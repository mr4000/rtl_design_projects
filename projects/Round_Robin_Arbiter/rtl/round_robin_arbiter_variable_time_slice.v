==> flow/design.v <==
module round_robin_arbiter_variable_time_slice #(
    parameter [1:0] TIME_SLICE = 2'b00  
) (
    input         clk,
    input         rst_n,
    input  [3:0]  REQ,
  output reg [3:0] GNT 
);
    localparam [3:0] S_ideal = 4'b0000, S_0 = 4'b0001, S_1 = 4'b0010, S_2 = 4'b0100, S_3 = 4'b1000;
    reg [3:0] present_state, next_state;
    reg [1:0] count, next_count;
  reg [1:0] pointer;
    always @(posedge clk or negedge rst_n) begin
        if (!rst_n) begin
            present_state <= S_ideal;
            count         <= 2'b00;
            pointer       <= 2'b00;
        end else begin
            present_state <= next_state;
            count         <= next_count;
            if (present_state == S_0 && next_state != S_0) pointer <= 2'd1;
            else if (present_state == S_1 && next_state != S_1) pointer <= 2'd2;
            else if (present_state == S_2 && next_state != S_2) pointer <= 2'd3;
            else if (present_state == S_3 && next_state != S_3) pointer <= 2'd0;
        end
    end
    always @* begin
        next_state = present_state;
        next_count = count;
        if (present_state == S_ideal) begin
            case (pointer)
                2'd0: begin
                    if (REQ[0]) begin next_state = S_0; next_count = 2'b00; end
                    else if (REQ[1]) begin next_state = S_1; next_count = 2'b00; end
                    else if (REQ[2]) begin next_state = S_2; next_count = 2'b00; end
                    else if (REQ[3]) begin next_state = S_3; next_count = 2'b00; end
                    else begin next_state = S_ideal; next_count = 2'b00; end
                end
                2'd1: begin
                    if (REQ[1]) begin next_state = S_1; next_count = 2'b00; end
                    else if (REQ[2]) begin next_state = S_2; next_count = 2'b00; end
                    else if (REQ[3]) begin next_state = S_3; next_count = 2'b00; end
                    else if (REQ[0]) begin next_state = S_0; next_count = 2'b00; end
                    else begin next_state = S_ideal; next_count = 2'b00; end
                end
                2'd2: begin
                    if (REQ[2]) begin next_state = S_2; next_count = 2'b00; end
                    else if (REQ[3]) begin next_state = S_3; next_count = 2'b00; end
                    else if (REQ[0]) begin next_state = S_0; next_count = 2'b00; end
                    else if (REQ[1]) begin next_state = S_1; next_count = 2'b00; end
                    else begin next_state = S_ideal; next_count = 2'b00; end
                end
                2'd3: begin
                    if (REQ[3]) begin next_state = S_3; next_count = 2'b00; end
                    else if (REQ[0]) begin next_state = S_0; next_count = 2'b00; end
                    else if (REQ[1]) begin next_state = S_1; next_count = 2'b00; end
                    else if (REQ[2]) begin next_state = S_2; next_count = 2'b00; end
                    else begin next_state = S_ideal; next_count = 2'b00; end
                end
            endcase
        end
        else if (present_state == S_0) begin
            if (REQ[0]) begin
                if (count == TIME_SLICE) begin
                    if (REQ[1]) begin next_state = S_1; next_count = 2'b00; end
                    else if (REQ[2]) begin next_state = S_2; next_count = 2'b00; end
                    else if (REQ[3]) begin next_state = S_3; next_count = 2'b00; end
                    else begin next_state = S_0; next_count = 2'b00; end
                end else begin
                    next_state = S_0; next_count = count + 1'b1;
                end
            end else begin
                next_count = 2'b00;
                if (REQ[1]) next_state = S_1;
                else if (REQ[2]) next_state = S_2;
                else if (REQ[3]) next_state = S_3;
                else next_state = S_ideal;
            end
        end
        else if (present_state == S_1) begin
            if (REQ[1]) begin
                if (count == TIME_SLICE) begin
                    if (REQ[2]) begin next_state = S_2; next_count = 2'b00; end
                    else if (REQ[3]) begin next_state = S_3; next_count = 2'b00; end
                    else if (REQ[0]) begin next_state = S_0; next_count = 2'b00; end
                    else begin next_state = S_1; next_count = 2'b00; end
                end else begin next_state = S_1; next_count = count + 1'b1; end
            end else begin
                next_count = 2'b00;
                if (REQ[2]) next_state = S_2;
                else if (REQ[3]) next_state = S_3;
                else if (REQ[0]) next_state = S_0;
                else next_state = S_ideal;
            end
        end
        else if (present_state == S_2) begin
            if (REQ[2]) begin
                if (count == TIME_SLICE) begin
                    if (REQ[3]) begin next_state = S_3; next_count = 2'b00; end
                    else if (REQ[0]) begin next_state = S_0; next_count = 2'b00; end
                    else if (REQ[1]) begin next_state = S_1; next_count = 2'b00; end
                    else begin next_state = S_2; next_count = 2'b00; end
                end else begin next_state = S_2; next_count = count + 1'b1; end
            end else begin
                next_count = 2'b00;
                if (REQ[3]) next_state = S_3;
                else if (REQ[0]) next_state = S_0;
                else if (REQ[1]) next_state = S_1;
                else next_state = S_ideal;
            end
        end
        else if (present_state == S_3) begin
            if (REQ[3]) begin
                if (count == TIME_SLICE) begin
                    if (REQ[0]) begin next_state = S_0; next_count = 2'b00; end
                    else if (REQ[1]) begin next_state = S_1; next_count = 2'b00; end
                    else if (REQ[2]) begin next_state = S_2; next_count = 2'b00; end
                    else begin next_state = S_3; next_count = 2'b00; end
                end else begin next_state = S_3; next_count = count + 1'b1; end
            end else begin
                next_count = 2'b00;
                if (REQ[0]) next_state = S_0;
                else if (REQ[1]) next_state = S_1;
                else if (REQ[2]) next_state = S_2;
                else next_state = S_ideal;
            end
        end
    end
    always @(posedge clk or negedge rst_n) begin
        if (!rst_n) GNT <= 4'b0000;
        else begin
            case (present_state)
                S_0: GNT <= 4'b0001;
                S_1: GNT <= 4'b0010;
                S_2: GNT <= 4'b0100;
                S_3: GNT <= 4'b1000;
                default: GNT <= 4'b0000;
            endcase
        end
    end
endmodule
== From RTL to reports: round_robin_arbiter_variable_time_slice ==
Tool output for the design above, in the order of the flow.
Line numbers count from 1 in the design file above.
Operators carry their Yosys type and port widths (W data, S select, Z words).
Library cell names are shortened.
A cell with n/a has no value.

* Design top: round_robin_arbiter_variable_time_slice
* Clock input: clk
* Standard-cell library: sky130hd
* Corner: tt_025C_1v80

== Elaborated design ==
Yosys after proc, flatten, opt, wreduce and memory -nomap, before mapping. Memory bits, and registers merged into a memory's read port (data or address), are not among the register bits. Print and check cells are not counted. Equal cells are merged and count once.

* Word-level cells: 84
* Input bits: 6
* Flip-flop bits (word level): 12

* Mux-type cells: 58
* Reduce/logical cells: 10
* Equality and inequality tests: 11
* Add/subtract/negate cells: 1

{| class="wikitable"
|+ Operators with widths
! kind !! count
|-
| $mux W4 || 33
|-
| $mux W2 || 18
|-
| $pmux W4 S4 || 2
|-
| $mux W3 || 4
|-
| $reduce_bool A5 Y1 || 1
|-
| $logic_and A1 B1 Y1 || 4
|-
| $eq A2 B2 Y1 const B || 2
|-
| $logic_not A2 Y1 || 2
|-
| $eq A4 B1 Y1 const B || 1
|-
| $ne A4 B1 Y1 const B || 1
|-
| $eq A4 B2 Y1 const B || 1
|-
| $ne A4 B2 Y1 const B || 1
|-
| $eq A4 B3 Y1 const B || 1
|-
| $ne A4 B3 Y1 const B || 1
|-
| $eq A4 B4 Y1 const B || 1
|-
| $ne A4 B4 Y1 const B || 1
|-
| $logic_not A4 Y1 || 1
|-
| $reduce_bool A4 Y1 || 1
|-
| $reduce_or A4 Y1 || 1
|-
| $add A2 B1 Y2 const B || 1
|-
| $eq A2 B1 Y1 const B || 1
|-
| $mux W1 || 1
|}

== Depth ==
Longest topological path by Yosys (ltp), each cell counted once; first at word level (registers and memories cut), then after technology mapping (sequential cells cut; the memories' decode and read muxes count).

* Word-level depth: 16
* ABC_AREA: 0
* Depth in mapped cells: 11
* Depth with buffers taken out: 10

== After synthesis ==
The flow's flattened synthesis, as Yosys stat reports it; memories are mapped. The netlist is that of the ABC_AREA named above (0 if unset); the other value can give another one.

* Area of sequential cells: 377.9 um2
* Mapped cells: 102
* Synthesis area: 1001.0 um2
* Mapped flip-flops: 15

{| class="wikitable"
|+ Cells by type
! cell !! count !! total area (um2)
|-
| dfrtp_1 || 13 || 325.312
|-
| dfstp_2 || 2 || 52.55
|-
| ha_1 || 3 || 37.536
|-
| a22oi_1 || 4 || 30.029
|-
| inv_1 || 7 || 26.275
|-
| o41a_1 || 2 || 22.522
|-
| a21oi_1 || 4 || 20.019
|-
| a222oi_1 || 2 || 20.019
|-
| buf_2 || 4 || 20.019
|-
| clkbuf_1 || 5 || 18.768
|-
| nor2_1 || 5 || 18.768
|-
| nor2b_1 || 3 || 18.768
|-
| a2111oi_0 || 2 || 17.517
|-
| a31o_4 || 1 || 17.517
|-
| nand2_1 || 4 || 15.014
|-
| o21bai_1 || 2 || 15.014
|-
| nand2b_4 || 1 || 13.763
|-
| or4b_4 || 1 || 13.763
|}

Other cell types: 35; their cells: 37.

== Timing after synthesis ==
Path of least setup slack by OpenSTA after synthesis, without wires, with an ideal clock, recovery checks aside; 20% of the period is set as input and as output delay. Where synthesis merged equal registers, the netlist keeps one of their names.

* Kind: flip-flop to flip-flop
* From: register count[0]
* To: register pointer
* Launch time at the first pin: 0.000 ns
* Data required time: 2.603 ns
* Clock period: 2.67 ns
* Arrival: 2.378 ns
* Setup slack: 0.225 ns
* Driving pins on the path: 11
* Buffers on the path: 1
* Delay of the path: 2.445 ns
* Synthesis period reached: 2.445 ns

"delay of the path" = arrival - input delay + setup time.
"driving pins on the path": output pins that drive a net of the path, with the launching flip-flop's if there is one; two outputs of one cell count as two.
"synthesis period reached" = period - worst setup slack (recovery checks aside). The figure is calculated, with input and output delays left at 20% of the set period.
Where an end lacks its bit number, it is one bit of the signal, or one of the new flip-flops if synthesis recoded a state register.
The rows between start and end are the longest chain of elaborated cells between them; the timing report does not say that the signal goes this way. Where chains are equally long, one stands for them.
A line is the first line of the expression or statement that the cell stems from. Yosys adds cells for indexed reads and writes and turns some case tables into memories.
At most two assigning lines are given for a register; there are more.

* Cells stage by stage: dfrtp_1 inv_1 ha_1 buf_6 nand2b_4 a222oi_1 a21boi_1 a31o_4 or4b_4 o22ai_2 a32o_1
* Cells in the longest elaborated chain: 14
* Elaborated cells on any way between the ends: 27

{| class="wikitable"
|+ RTL lines, path post-synthesis
! what !! line !! text
|-
| start, declared || 11 || <nowiki>reg [1:0] count, next_count;</nowiki>
|-
| start, assigned || 16 || <nowiki>count         <= 2'b00;</nowiki>
|-
| start, assigned || 20 || <nowiki>count         <= next_count;</nowiki>
|-
| $logic_not A2 Y1 || 114 || <nowiki>if (count == TIME_SLICE) begin</nowiki>
|-
| $mux W4 || 114 ||
|-
| $mux W4 || 113 || <nowiki>if (REQ[3]) begin</nowiki>
|-
| $mux W4 || 112 || <nowiki>else if (present_state == S_3) begin</nowiki>
|-
| $mux W4 || 96 || <nowiki>else if (present_state == S_2) begin</nowiki>
|-
| $mux W4 || 80 || <nowiki>else if (present_state == S_1) begin</nowiki>
|-
| $mux W4 || 62 || <nowiki>else if (present_state == S_0) begin</nowiki>
|-
| $mux W4 || 30 || <nowiki>if (present_state == S_ideal) begin</nowiki>
|-
| $ne A4 B4 Y1 || 24 || <nowiki>else if (present_state == S_3 && next_state != S_3) pointer <= 2'd0;</nowiki>
|-
| $logic_and A1 B1 Y1 || 24 ||
|-
| $mux W2 || 24 ||
|-
| $mux W2 || 23 || <nowiki>else if (present_state == S_2 && next_state != S_2) pointer <= 2'd3;</nowiki>
|-
| $mux W2 || 22 || <nowiki>else if (present_state == S_1 && next_state != S_1) pointer <= 2'd2;</nowiki>
|-
| $mux W2 || 21 || <nowiki>if (present_state == S_0 && next_state != S_0) pointer <= 2'd1;</nowiki>
|-
| end, assigned || 21 ||
|-
| end, assigned || 22 ||
|-
| end, declared || 12 || <nowiki>reg [1:0] pointer;</nowiki>
|}

Nets of the timed path that keep an RTL name, with a line that drives or declares them; the list need not be complete.

{| class="wikitable"
|+ Named nets, post-synthesis
! signal !! line
|-
| next_state[3] || 30
|}

== Worst path after layout ==
From the final timing report of flow run 1: the path of least setup slack in the routed layout; clock arrival at registers is part of the times.

* Kind: flip-flop to flip-flop
* From: register count[1]
* To: register pointer
* Clock period: 1.73 ns
* Driving pins on the path: 11
* Setup slack: -0.76 ns
* Data required time: 1.91 ns
* Launch time at the first pin: 0.25 ns
* Arrival: 2.68 ns
* Buffers on the path: 1

Where an end lacks its bit number, it is one bit of the signal, or one of the new flip-flops if synthesis recoded a state register.
The rows between start and end are the longest chain of elaborated cells between them; the timing report does not say that the signal goes this way. Where chains are equally long, one stands for them.
At most two assigning lines are given for a register; there are more.

* Cells stage by stage: dfrtp_1 inv_2 ha_4 buf_4 nand2b_1 a2bb2oi_2 nand2_1 a31o_4 or4b_4 o22ai_4 a21boi_2
* Cells in the longest elaborated chain: 14
* Elaborated cells on any way between the ends: 27

{| class="wikitable"
|+ RTL lines, path post-layout
! what !! line !! text
|-
| start, declared || 11 || <nowiki>reg [1:0] count, next_count;</nowiki>
|-
| start, assigned || 16 || <nowiki>count         <= 2'b00;</nowiki>
|-
| start, assigned || 20 || <nowiki>count         <= next_count;</nowiki>
|-
| $logic_not A2 Y1 || 114 || <nowiki>if (count == TIME_SLICE) begin</nowiki>
|-
| $mux W4 || 114 ||
|-
| $mux W4 || 113 || <nowiki>if (REQ[3]) begin</nowiki>
|-
| $mux W4 || 112 || <nowiki>else if (present_state == S_3) begin</nowiki>
|-
| $mux W4 || 96 || <nowiki>else if (present_state == S_2) begin</nowiki>
|-
| $mux W4 || 80 || <nowiki>else if (present_state == S_1) begin</nowiki>
|-
| $mux W4 || 62 || <nowiki>else if (present_state == S_0) begin</nowiki>
|-
| $mux W4 || 30 || <nowiki>if (present_state == S_ideal) begin</nowiki>
|-
| $ne A4 B4 Y1 || 24 || <nowiki>else if (present_state == S_3 && next_state != S_3) pointer <= 2'd0;</nowiki>
|-
| $logic_and A1 B1 Y1 || 24 ||
|-
| $mux W2 || 24 ||
|-
| $mux W2 || 23 || <nowiki>else if (present_state == S_2 && next_state != S_2) pointer <= 2'd3;</nowiki>
|-
| $mux W2 || 22 || <nowiki>else if (present_state == S_1 && next_state != S_1) pointer <= 2'd2;</nowiki>
|-
| $mux W2 || 21 || <nowiki>if (present_state == S_0 && next_state != S_0) pointer <= 2'd1;</nowiki>
|-
| end, assigned || 21 ||
|-
| end, assigned || 22 ||
|-
| end, declared || 12 || <nowiki>reg [1:0] pointer;</nowiki>
|}

Nets of the timed path that keep an RTL name, with a line that drives or declares them; the list need not be complete.

{| class="wikitable"
|+ Named nets, post-layout
! signal !! line
|-
| next_state[3] || 30
|}

--- measured runs ---
Flow measurements of round_robin_arbiter_variable_time_slice on sky130hd: 2 stored runs with different settings, listed in no order. Input and output delays are each 20% of the period that was set; the output load is 0.01 pF.
"achieved clock period" = clock period - worst setup slack. The figure is calculated, with input and output delays left at 20% of the set period.
By "power" is meant OpenSTA's value without simulated activity: inputs other than the clock are taken to toggle once in ten clock periods, and the tool carries that through the logic.

Flow run 1
==> flow/run.sh <==
#!/bin/bash
# the make line also repeats the synthesis and layout settings of config.mk as NAME=value (left out here)
make -C /OpenROAD-flow-scripts/flow DESIGN_CONFIG=/design/flow/config.mk WORK_HOME=/design/flow/orfs CLKGATE_MAP_FILE= finish
==> flow/config.mk <==
export PLATFORM = sky130hd
export DESIGN_NAME = round_robin_arbiter_variable_time_slice
export DESIGN_NICKNAME = round_robin_arbiter_variable_time_slice
export VERILOG_FILES = /design/flow/design.v
export SDC_FILE = /design/flow/constraint.sdc
export NUM_CORES = 4
export LEC_CHECK = 0
export CAP_MARGIN = 40
export CELL_PAD_IN_SITES_DETAIL_PLACEMENT = 0
export CORE_MARGIN = 2
export CORE_UTILIZATION = 17
export CTS_CLUSTER_DIAMETER = 225
export GPL_ROUTABILITY_DRIVEN = 1
export GPL_TIMING_DRIVEN = 1
export MAX_ROUTING_LAYER = met5
export MIN_ROUTING_LAYER = met1
export PLACE_DENSITY_LB_ADDON = 0.26
export SETUP_SLACK_MARGIN = 0.38
export SLEW_MARGIN = 20
export TNS_END_PERCENT = 35
==> flow/constraint.sdc <==
create_clock -name core_clock -period 1.73 [get_ports {clk}]
set_input_delay 0.3460 -clock core_clock [delete_from_list [all_inputs] [get_ports {clk}]]
set_output_delay 0.3460 -clock core_clock [all_outputs]
set_load 0.01 [all_outputs]

==> results of flow run 1 <==
chip area after synthesis (Yosys): 1001.0 um2
die area: 6518.1 um2
utilization: 27.6 %
worst setup slack after layout: -0.764 ns
total negative slack: -3.008 ns
power: 1.849 mW
achieved clock period: 2.494 ns

Flow run 2
==> flow/run.sh <==
#!/bin/bash
# the make line also repeats the synthesis and layout settings of config.mk as NAME=value (left out here)
make -C /OpenROAD-flow-scripts/flow DESIGN_CONFIG=/design/flow/config.mk WORK_HOME=/design/flow/orfs CLKGATE_MAP_FILE= finish
==> flow/config.mk <==
export PLATFORM = sky130hd
export DESIGN_NAME = round_robin_arbiter_variable_time_slice
export DESIGN_NICKNAME = round_robin_arbiter_variable_time_slice
export VERILOG_FILES = /design/flow/design.v
export SDC_FILE = /design/flow/constraint.sdc
export NUM_CORES = 4
export LEC_CHECK = 0
export CAP_MARGIN = 20
export CELL_PAD_IN_SITES_GLOBAL_PLACEMENT = 1
export CORE_MARGIN = 2
export CORE_UTILIZATION = 63
export PLACE_DENSITY_LB_ADDON = 0.22
export SETUP_SLACK_MARGIN = 0.32
export SLEW_MARGIN = 20
export TNS_END_PERCENT = 30
==> flow/constraint.sdc <==
create_clock -name core_clock -period 3.83 [get_ports {clk}]
set_input_delay 0.7660 -clock core_clock [delete_from_list [all_inputs] [get_ports {clk}]]
set_output_delay 0.7660 -clock core_clock [all_outputs]
set_load 0.01 [all_outputs]

==> results of flow run 2 <==
chip area after synthesis (Yosys): 1001.0 um2
die area: 1923.7 um2
utilization: 71.8 %
worst setup slack after layout: 0.656 ns
total negative slack: 0.000 ns
power: 0.6000 mW
achieved clock period: 3.174 ns
--- end ---
